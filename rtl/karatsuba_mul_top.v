==> flow/design.v <==
module add_16(
    input [15:0] a,
    input [15:0] b,
    input		in,
	output reg 		 coin,    
output reg [15:0] sum
);
parameter m=16;
wire [m/2-1:0] Al;
wire [m-1:m/2] Ah;
wire [m/2-1:0] Bl;
wire [m-1:m/2] Bh;
assign Al=a[m/2-1:0];
assign Ah=a[m-1:m/2];
assign Bl=b[m/2-1:0];
assign Bh=b[m-1:m/2];
wire [m/2-1:0] suml;
wire [m/2-1:0] sumh;
wire 		   coinl;
wire 		   coinh;
add_8	dutl(.a(Al), .b(Bl), .sum(suml), .in(in),     .coin(coinl));
add_8	duth(.a(Ah), .b(Bh), .sum(sumh), .in(coinl),  .coin(coinh));
always @(*) begin
	sum ={sumh,suml};
	coin =coinh;
end
endmodule
module add_32(
    input [31:0] a,
    input [31:0] b,
    input		in,   
	output reg 		 coin,
	output reg [31:0] sum
);
parameter m=32;
wire [m/2-1:0] Al;
wire [m-1:m/2] Ah;
wire [m/2-1:0] Bl;
wire [m-1:m/2] Bh;
assign Al=a[m/2-1:0];
assign Ah=a[m-1:m/2];
assign Bl=b[m/2-1:0];
assign Bh=b[m-1:m/2];
wire [m/2-1:0] suml;
wire [m/2-1:0] sumh;
wire 		   coinl;
wire 		   coinh;
add_16	dutl(.a(Al), .b(Bl), .sum(suml), .in(in),     .coin(coinl));
add_16	duth(.a(Ah), .b(Bh), .sum(sumh), .in(coinl),  .coin(coinh));
always @(*) begin
	sum ={sumh,suml};
	coin =coinh;
end
endmodule
module add_4(
   input [3:0] 		a,
   input [3:0] 		b,
   input				in, 
   output reg 		 	coin, 
	output reg [3:0] 	sum
);
reg [4:0] carry;
always @(*) begin
    carry[0] = in;  
    sum[0] = a[0] ^ b[0] ^ carry[0];  
    carry[1] = (a[0] & b[0]) | (a[0] & carry[0]) | (b[0] & carry[0]);  
    sum[1] = a[1] ^ b[1] ^ carry[1];  
    carry[2] = (a[1] & b[1]) | (a[1] & carry[1]) | (b[1] & carry[1]);  
    sum[2] = a[2] ^ b[2] ^ carry[2];  
    carry[3] = (a[2] & b[2]) | (a[2] & carry[2]) | (b[2] & carry[2]);  
    sum[3] = a[3] ^ b[3] ^ carry[3];  
    carry[4] = (a[3] & b[3]) | (a[3] & carry[3]) | (b[3] & carry[3]);  
	coin =carry[4];
end
endmodule
module add_64(
    input [63:0] a,
    input [63:0] b,
    input		in,
	output reg 		 coin,
	output reg [63:0] sum
);
parameter m=64;
wire [m/2-1:0] Al;
wire [m-1:m/2] Ah;
wire [m/2-1:0] Bl;
wire [m-1:m/2] Bh;
assign Al=a[m/2-1:0];
assign Ah=a[m-1:m/2];
assign Bl=b[m/2-1:0];
assign Bh=b[m-1:m/2];
wire [m/2-1:0] suml;
wire [m/2-1:0] sumh;
wire 		   coinl;
wire 		   coinh;
add_32	dutl(.a(Al), .b(Bl), .sum(suml), .in(in),    .coin(coinl));
add_32	duth(.a(Ah), .b(Bh), .sum(sumh), .in(coinl),  .coin(coinh));
always @(*) begin
	sum ={sumh,suml};
	coin =coinh;
end
endmodule
module add_8(
    input [7:0] a,
    input [7:0] b,
    input		in,    
	output reg 		 coin,
	output reg [7:0] sum
);
parameter m=8;
wire [m/2-1:0] Al;
wire [m-1:m/2] Ah;
wire [m/2-1:0] Bl;
wire [m-1:m/2] Bh;
assign Al=a[m/2-1:0];
assign Ah=a[m-1:m/2];
assign Bl=b[m/2-1:0];
assign Bh=b[m-1:m/2];
wire [m/2-1:0] suml;
wire [m/2-1:0] sumh;
wire 		   coinl;
wire 		   coinh;
add_4	dutl(.a(Al), .b(Bl), .sum(suml), .in(in),     .coin(coinl));
add_4	duth(.a(Ah), .b(Bh), .sum(sumh), .in(coinl),  .coin(coinh));
always @(*) begin
	sum ={sumh,suml};
	coin =coinh;
end
endmodule
module karatsuba_mul_16(  
	A, B, C
);
parameter m=16;
parameter n=32;
input [m-1:0] A;
input [m-1:0] B;
output[n-1:0] C;
wire [m/2-1:0] A0, A1;
wire [m/2-1:0] B0, B1;
wire [m-1:0] P0, P1, P2, P3;
assign A0 = A[m/2-1:0];
assign A1 = A[m-1:m/2];
assign B0 = B[m/2-1:0];
assign B1 = B[m-1:m/2];
karatsuba_mul_8  M1 (.A(A0), .B(B0), .C(P0));
karatsuba_mul_8  M2 (.A(A1), .B(B0), .C(P1)); 
karatsuba_mul_8  M3 (.A(A0), .B(B1), .C(P2)); 
karatsuba_mul_8  M4 (.A(A1), .B(B1), .C(P3)); 
wire [n-1:0] th,tl,t1,t3;
assign t1=P1<<8;
assign t3=P3<<8;
wire [n-1:0]th_shift = th << 8;
wire coin1,coin2,coin3;
add_32 ADD0 (.a({16'b0,P0}), .b(t1), .sum(tl), .in(1'b0), .coin(coin1));
add_32 ADD1 (.a({16'b0,P2}), .b(t3), .sum(th), .in(1'b0), .coin(coin2));
add_32 ADD2 (.a(th_shift), .b(tl),  .sum(C),  .in(1'b0), .coin(coin3));
endmodule
module karatsuba_mul_2(
    A, B, C
);
parameter m=2;
parameter n=4;
input [m-1:0]A;
input [m-1:0]B;
output [n-1:0]C;
wire T;
assign C[0] =A[0]&B[0];
assign    T =(C[0]&(A[1]&B[1])) ? 1 : 0;
assign C[2] = (T) ? 0 : A[1]&B[1];
assign C[1] = (T) ? 0 : ((A[0]&B[1])||(A[1]&B[0]));
assign C[3]=(T) ? 1 : 0;	
endmodule
module karatsuba_mul_32(  
	A, B, C
);
parameter m=32;
parameter n=64;
input [m-1:0] A;
input [m-1:0] B;
output[n-1:0] C;
wire [m/2-1:0] A0, A1;
wire [m/2-1:0] B0, B1;
wire [m-1:0] P0, P1, P2, P3;
assign A0 = A[m/2-1:0];
assign A1 = A[m-1:m/2];
assign B0 = B[m/2-1:0];
assign B1 = B[m-1:m/2];
karatsuba_mul_16  M1 (.A(A0), .B(B0), .C(P0));
karatsuba_mul_16  M2 (.A(A1), .B(B0), .C(P1)); 
karatsuba_mul_16  M3 (.A(A0), .B(B1), .C(P2)); 
karatsuba_mul_16  M4 (.A(A1), .B(B1), .C(P3)); 
wire [n-1:0] th,tl,t1,t3;
assign t1=P1<<16;
assign t3=P3<<16;
wire [n-1:0]th_shift = th << 16;
wire coin1,coin2,coin3;
add_64 ADD0 (.a({32'b0,P0}), .b(t1), .sum(tl),  .in(1'b0), .coin(coin1));
add_64 ADD1 (.a({32'b0,P2}), .b(t3), .sum(th),  .in(1'b0), .coin(coin2));
add_64 ADD2 (.a(th_shift), .b(tl), .sum(C),   .in(1'b0), .coin(coin3));
endmodule
module karatsuba_mul_4(
    A, B, C,
);
parameter m=4;
parameter n=8;
input [m-1:0] A;
input [m-1:0] B;
output[n-1:0] C;
wire [m/2-1:0] A0, A1;
wire [m/2-1:0] B0, B1;
wire [m-1:0] P0, P1, P2, P3;
assign A0 = A[m/2-1:0];
assign A1 = A[m-1:m/2];
assign B0 = B[m/2-1:0];
assign B1 = B[m-1:m/2];
karatsuba_mul_2  M1 (.A(A0), .B(B0), .C(P0));
karatsuba_mul_2  M2 (.A(A1), .B(B0), .C(P1)); 
karatsuba_mul_2  M3 (.A(A0), .B(B1), .C(P2)); 
karatsuba_mul_2  M4 (.A(A1), .B(B1), .C(P3)); 
wire [n-1:0] th,tl,t1,t3;
assign t1=P1<<2;
assign t3=P3<<2;
wire coin1,coin2,coin3;
wire [n-1:0]th_shift = th << 2;
add_8 ADD0 (.a({4'b0,P0}), .b(t1), .sum(tl), .in(1'b0), .coin(coin1));
add_8 ADD1 (.a({4'b0,P2}), .b(t3), .sum(th), .in(1'b0), .coin(coin2));
add_8 ADD2 (.a(th_shift), .b(tl), .sum(C),  .in(1'b0), .coin(coin3));
endmodule
module karatsuba_mul_8(  
	A, B, C
);
parameter m=8;
parameter n=16;
input [m-1:0] A;
input [m-1:0] B;
output[n-1:0] C;
wire [m/2-1:0] A0, A1;
wire [m/2-1:0] B0, B1;
wire [m-1:0] P0, P1, P2, P3;
assign A0 = A[m/2-1:0];
assign A1 = A[m-1:m/2];
assign B0 = B[m/2-1:0];
assign B1 = B[m-1:m/2];
karatsuba_mul_4  M1 (.A(A0), .B(B0), .C(P0));
karatsuba_mul_4  M2 (.A(A1), .B(B0), .C(P1)); 
karatsuba_mul_4  M3 (.A(A0), .B(B1), .C(P2)); 
karatsuba_mul_4  M4 (.A(A1), .B(B1), .C(P3)); 
wire [n-1:0] th,tl,t1,t3;
assign t1=P1<<4;
assign t3=P3<<4;
wire [n-1:0]th_shift = th << 4;
wire coin1,coin2,coin3;
add_16 ADD0 (.a({8'b0,P0}), .b(t1), .sum(tl), .in(1'b0), .coin(coin1));
add_16 ADD1 (.a({8'b0,P2}), .b(t3), .sum(th), .in(1'b0), .coin(coin2));
add_16 ADD2 (.a(th_shift), .b(tl), .sum(C),  .in(1'b0), .coin(coin3));
endmodule
module karatsuba_mul_top(
	input		clk,
	input		rst_n,
	input 	    [31:0] A,
	input 	    [31:0] B,
	output	    [63:0] C
);
reg [31:0] a,b;
karatsuba_mul_32 dut(
	.A			(a),
    .B			(b),
    .C			(C)
);
always @ (posedge clk or negedge rst_n)
begin
	if(!rst_n) begin
	a <= 32'b00000000_00000000_00000000_00000000;
	b <= 32'b00000000_00000000_00000000_00000000;
	end
	else begin
	a <= A;
	b <= B;
	end	
end
endmodule
## Reports on karatsuba_mul_top

Tool output for the design above, in the order of the flow.
Lines are those of the file above, counted from 1.
Operators carry their Yosys type and port widths (W data, S select, Z words).
Library cell names are shortened.
A cell with - has no value.

| set-up | value |
|---|---|
| top module | karatsuba_mul_top |
| clock port | clk |
| cell library | sky130hd |
| library corner | tt_025C_1v80 |

## Word-level counts

Yosys after proc, flatten, opt, wreduce and memory -nomap, before mapping. Enables and synchronous resets that opt folds into registers are not counted as muxes. Memory bits, and registers merged into a memory's read port (data or address), are not among the register bits. Print and check cells are not counted.

| bit counts | value |
|---|---|
| register bits | 64 |
| bits in latches | 0 |
| RAM bits | 0 |
| bits in read-only memories | 0 |
| clocked read ports x word width | 0 |
| memories kept | 0 |
| input bits | 66 |
| output and inout bits | 64 |

| cells by class | value |
|---|---|
| add/subtract/negate cells | 0 |
| multiply operators | 0 |
| div/mod/pow operators | 0 |
| $lt $le $gt $ge | 0 |
| equality and inequality tests | 0 |
| shifts and indexed selects | 0 |
| multiplexer cells | 1024 |
| bitwise gates (word level) | 8676 |
| reduce/logical cells | 256 |

Operator list:

| cell | number |
|---|---|
| $and A1 B1 Y1 | 4626 |
| $xor A1 B1 Y1 | 2470 |
| $or A1 B1 Y1 | 1580 |
| $mux W1 | 1024 |
| $logic_or A1 B1 Y1 | 256 |

## Longest topological paths

Longest topological path by Yosys (ltp), each cell counted once; first at word level (registers and memories cut), then after technology mapping (sequential cells cut; the memories' decode and read muxes count).

| logic depth | value |
|---|---|
| word-level depth | 168 |
| ABC_AREA | 0 |
| gate-level depth with buffers | 94 |
| mapped depth without buffers | 92 |

## Mapped cells and area

The flow's flattened synthesis, as Yosys stat reports it; memories are mapped. The netlist is that of the ABC_AREA named above (0 if unset); the other value can give another one.
Totals and module areas in this step are rounded.

Cells by type:

| cell type | number |
|---|---|
| fa_1 | 790 |
| ha_1 | 720 |
| inv_1 | 1129 |
| nand2_1 | 795 |
| xnor2_1 | 256 |
| nor2_1 | 457 |
| and2_1 | 256 |
| dfrtp_1 | 64 |
| xor2_1 | 168 |
| buf_2 | 146 |
| clkbuf_1 | 93 |
| nand3_1 | 39 |
| and3_1 | 12 |
| buf_4 | 10 |
| nand2_2 | 5 |
| nand4_1 | 4 |
| xnor3_1 | 1 |
| clkbuf_2 | 1 |
| buf_1 | 1 |

| synthesis totals | value |
|---|---|
| standard cells after synthesis | 4947 |
| chip area (Yosys) | 42200 sq um |
| flip-flops | 64 |

By module: a second synthesis without flattening, with its own total; a netlist apart from the flattened one above.

| unflattened totals | value |
|---|---|
| cells (unflattened synthesis) | 12277 |
| area total of the unflattened synthesis | 98500 sq um |

Rows give one instance, submodules left out.

Modules:

| module | times used | cells | area (sq um) |
|---|---|---|---|
| add_4 | 720 | 14 | 118 |
| karatsuba_mul_2 | 256 | 8 | 46.3 |
| karatsuba_mul_top | 1 | 64 | 1600 |
| karatsuba_mul_4 | 64 | 1 | 3.8 |
| karatsuba_mul_8 | 16 | 1 | 3.8 |
| karatsuba_mul_16 | 4 | 1 | 3.8 |
| karatsuba_mul_32 | 1 | 1 | 3.8 |
| add_16 | 84 | 0 | 0.0 |
| add_32 | 18 | 0 | 0.0 |
| add_64 | 3 | 0 | 0.0 |
| add_8 | 360 | 0 | 0.0 |

## Path before layout

OpenSTA on the mapped netlist: ideal clock, no wires. The path of least setup slack (recovery checks aside). Input and output delay are each 20% of the period. Register names are those of the netlist, which keeps one name where synthesis merged equal registers.

| timing path post-synthesis | value |
|---|---|
| kind | reg-to-output |
| from | register a[0] |
| to | output C[63] |
| period | 36.5 ns |
| output delay | 7.300 ns |
| launch time at the first pin | 0.000 ns |
| arrival time | 24.500 ns |
| slack | 4.700 ns |
| path delay | 24.500 ns |
| driving pins on the path | 83 |
| synthesis period reached | 31.8 ns |

"path delay" is the arrival time less input delay plus setup time.
At an output port there is no setup time.
"driving pins on the path": output pins that drive a net of the path, with the launching flip-flop's if there is one; two outputs of one cell count as two.
"synthesis period reached" = period - worst setup slack (recovery checks aside). The figure is calculated, with input and output delays left at 20% of the set period.
The rows between start and end are the longest chain of elaborated cells between them; the timing report does not say that the signal goes this way. Where chains are equally long, one stands for them.
Each line given opens the expression or statement behind the cell; cells for indexed reads and writes are added by Yosys, which also makes memories of some case tables.

| between the ends, post-synthesis | value |
|---|---|
| path through | dfrtp_1 -> clkbuf_1 -> and2_1 -> nor2_1 -> ha_1 -> fa_1 -> fa_1 -> inv_1 -> fa_1 -> fa_1 -> fa_1 -> inv_1 -> fa_1 -> fa_1 -> fa_1 -> inv_1 -> fa_1 -> fa_1 -> [... 47 more ...] -> inv_1 -> ha_1 -> ha_1 -> ha_1 -> ha_1 -> ha_1 -> ha_1 -> ha_1 -> ha_1 -> ha_1 -> ha_1 -> ha_1 -> ha_1 -> ha_1 -> ha_1 -> xnor2_1 -> xnor2_1 -> xnor3_1 |
| length of the longest elaborated chain | 168 |
| elaborated cells between the ends (all ways) | 2017 |
| RTL lines with such cells | 13 |
| classes of those cells | 63 x mux; 1939 x logic; 15 x reduce/logical |

Ends and longest elaborated chain, post-synthesis:

| what | RTL line | source |
|---|---|---|
| start, declared | 264 | `reg [31:0] a,b;` |
| start, assigned | 273 | `a <= 32'b00000000_00000000_00000000_00000000;` |
| start, assigned | 277 | `a <= A;` |
| $and A1 B1 Y1 | 167 | `assign C[0] =A[0]&B[0];` |
| $and A1 B1 Y1 | 168 | `assign    T =(C[0]&(A[1]&B[1])) ? 1 : 0;` |
| $mux W1 | 168 |  |
| $mux W1 | 169 | `assign C[2] = (T) ? 0 : A[1]&B[1];` |
| $and A1 B1 Y1 | 70 | `carry[3] = (a[2] & b[2]) \| (a[2] & carry[2]) \| (b[2] & carry[2]);` |
| $and A1 B1 Y1 | 72 | `carry[4] = (a[3] & b[3]) \| (a[3] & carry[3]) \| (b[3] & carry[3]);` |
| $or A1 B1 Y1 (2 in a row) | 72 |  |
| [... 153 more ...] | - |  |
| $and A1 B1 Y1 | 68 | `carry[2] = (a[1] & b[1]) \| (a[1] & carry[1]) \| (b[1] & carry[1]);` |
| $and A1 B1 Y1 | 70 |  |
| $and A1 B1 Y1 | 72 |  |
| $and A1 B1 Y1 | 66 | `carry[1] = (a[0] & b[0]) \| (a[0] & carry[0]) \| (b[0] & carry[0]);` |
| $and A1 B1 Y1 | 68 |  |
| $and A1 B1 Y1 | 70 |  |
| $xor A1 B1 Y1 | 71 | `sum[3] = a[3] ^ b[3] ^ carry[3];` |
| end, declared | 262 | `output [63:0] C` |

Some nets on the timed path still bear RTL names; the line given drives or declares the net.

Named nets, post-synthesis:

| net | RTL line |
|---|---|
| C[0] | 262 |

## Path in the finished layout

Path of least setup slack in the final report of run A (OpenROAD, finished layout, wires in). Where an end is a register, its clock arrival counts in the times.

| timing path post-layout | value |
|---|---|
| kind | reg-to-output |
| from | register b[1] |
| to | output C[63] |
| period | 25.2 ns |
| output delay | 5.04 ns |
| launch time at the first pin | 0.41 ns |
| arrival time | 23.60 ns |
| slack | -3.44 ns |
| driving pins on the path | 83 |

The rows between start and end are the longest chain of elaborated cells between them; the timing report does not say that the signal goes this way. Where chains are equally long, one stands for them.

| between the ends, post-layout | value |
|---|---|
| path through | dfrtp_1 -> nand2_1 -> nor2_4 -> ha_4 -> fa_2 -> fa_2 -> inv_2 -> fa_2 -> fa_2 -> fa_1 -> inv_2 -> fa_2 -> fa_1 -> fa_2 -> inv_2 -> fa_2 -> fa_2 -> fa_2 -> [... 47 more ...] -> ha_4 -> ha_4 -> ha_4 -> ha_4 -> ha_4 -> ha_4 -> ha_4 -> ha_4 -> ha_4 -> ha_4 -> ha_4 -> ha_4 -> ha_4 -> ha_4 -> xnor2_2 -> xnor2_1 -> xnor3_1 -> buf_2 |
| length of the longest elaborated chain | 168 |
| elaborated cells between the ends (all ways) | 1547 |
| RTL lines with such cells | 12 |
| classes of those cells | 63 x mux; 1469 x logic; 15 x reduce/logical |

Ends and longest elaborated chain, post-layout:

| what | RTL line | source |
|---|---|---|
| start, declared | 264 | `reg [31:0] a,b;` |
| start, assigned | 274 | `b <= 32'b00000000_00000000_00000000_00000000;` |
| start, assigned | 278 | `b <= B;` |
| $and A1 B1 Y1 (2 in a row) | 168 | `assign    T =(C[0]&(A[1]&B[1])) ? 1 : 0;` |
| $mux W1 | 168 |  |
| $mux W1 | 169 | `assign C[2] = (T) ? 0 : A[1]&B[1];` |
| $and A1 B1 Y1 | 70 | `carry[3] = (a[2] & b[2]) \| (a[2] & carry[2]) \| (b[2] & carry[2]);` |
| $and A1 B1 Y1 | 72 | `carry[4] = (a[3] & b[3]) \| (a[3] & carry[3]) \| (b[3] & carry[3]);` |
| $or A1 B1 Y1 (2 in a row) | 72 |  |
| $xor A1 B1 Y1 | 65 | `sum[0] = a[0] ^ b[0] ^ carry[0];` |
| [... 152 more ...] | - |  |
| $and A1 B1 Y1 | 68 | `carry[2] = (a[1] & b[1]) \| (a[1] & carry[1]) \| (b[1] & carry[1]);` |
| $and A1 B1 Y1 | 70 |  |
| $and A1 B1 Y1 | 72 |  |
| $and A1 B1 Y1 | 66 | `carry[1] = (a[0] & b[0]) \| (a[0] & carry[0]) \| (b[0] & carry[0]);` |
| $and A1 B1 Y1 | 68 |  |
| $and A1 B1 Y1 | 70 |  |
| $xor A1 B1 Y1 | 71 | `sum[3] = a[3] ^ b[3] ^ carry[3];` |
| end, declared | 262 | `output [63:0] C` |

==> runs of karatsuba_mul_top <==
Below are 2 stored runs of the flow (Yosys, OpenROAD; platform sky130hd) on karatsuba_mul_top, each with its settings and what was measured, unordered. Constraints: input delay and output delay 20% of the set period each, output load 0.01 pF.
"clock period reached" is the run's clock period less its worst setup slack. It is reckoned from that one timing run; input and output delays stay at 20% of the period that was set.
"worst setup path time" is the time allowed to the run's worst setup path (the clock period less input and output delay, where it has them) less its slack. Clock arrival times count: a late capture clock shortens it, a late launch clock lengthens it.
The measured numbers are rounded.

## Run A

==> flow/run.sh <==
#!/bin/bash
# the make line also repeats the synthesis and layout settings of config.mk as NAME=value (left out here)
make -C /OpenROAD-flow-scripts/flow DESIGN_CONFIG=/design/flow/config.mk WORK_HOME=/design/flow/orfs CLKGATE_MAP_FILE= finish
==> flow/config.mk <==
export PLATFORM = sky130hd
export DESIGN_NAME = karatsuba_mul_top
export DESIGN_NICKNAME = karatsuba_mul_top
export VERILOG_FILES = /design/flow/design.v
export SDC_FILE = /design/flow/constraint.sdc
export NUM_CORES = 4
export LEC_CHECK = 0
export CAP_MARGIN = 20
export CORE_MARGIN = 2
export CORE_UTILIZATION = 40
export SLEW_MARGIN = 20
==> flow/constraint.sdc <==
create_clock -name core_clock -period 25.2 [get_ports {clk}]
set_input_delay 5.0400 -clock core_clock [delete_from_list [all_inputs] [get_ports {clk}]]
set_output_delay 5.0400 -clock core_clock [all_outputs]
set_load 0.01 [all_outputs]

| result of run A | value |
|---|---|
| total negative setup slack | -34.0 ns |
| standard-cell area after layout | 45900 sq um |
| worst setup slack after layout | -3.44 ns |
| worst setup path time | 23.60 ns |
| worst setup path kind | reg-to-output |
| netlist area reported by Yosys | 42200 sq um |
| utilization | 43.7% |
| die footprint | 108000 sq um |
| clock period reached | 28.644 ns |

## Run B

==> flow/run.sh <==
#!/bin/bash
# the make line also repeats the synthesis and layout settings of config.mk as NAME=value (left out here)
make -C /OpenROAD-flow-scripts/flow DESIGN_CONFIG=/design/flow/config.mk WORK_HOME=/design/flow/orfs CLKGATE_MAP_FILE= finish
==> flow/config.mk <==
export PLATFORM = sky130hd
export DESIGN_NAME = karatsuba_mul_top
export DESIGN_NICKNAME = karatsuba_mul_top
export VERILOG_FILES = /design/flow/design.v
export SDC_FILE = /design/flow/constraint.sdc
export NUM_CORES = 4
export LEC_CHECK = 0
export ABC_AREA = 0
export CAP_MARGIN = 40
export CORE_ASPECT_RATIO = 0.56
export CORE_MARGIN = 4
export CORE_UTILIZATION = 41
export CTS_CLUSTER_DIAMETER = 312
export GPL_ROUTABILITY_DRIVEN = 1
export GPL_TIMING_DRIVEN = 1
export MIN_ROUTING_LAYER = met1
export PLACE_DENSITY_LB_ADDON = 0.13
export SLEW_MARGIN = 35
==> flow/constraint.sdc <==
create_clock -name core_clock -period 28.8 [get_ports {clk}]
set_input_delay 5.7600 -clock core_clock [delete_from_list [all_inputs] [get_ports {clk}]]
set_output_delay 5.7600 -clock core_clock [all_outputs]
set_load 0.01 [all_outputs]

| result of run B | value |
|---|---|
| worst setup slack after layout | -1.07 ns |
| clock period reached | 29.873 ns |
| netlist area reported by Yosys | 42200 sq um |
| die footprint | 108000 sq um |
| total negative setup slack | -2.40 ns |
| utilization | 45.2% |
| worst setup path time | 24.11 ns |
| worst setup path kind | reg-to-output |
| standard-cell area after layout | 45800 sq um |
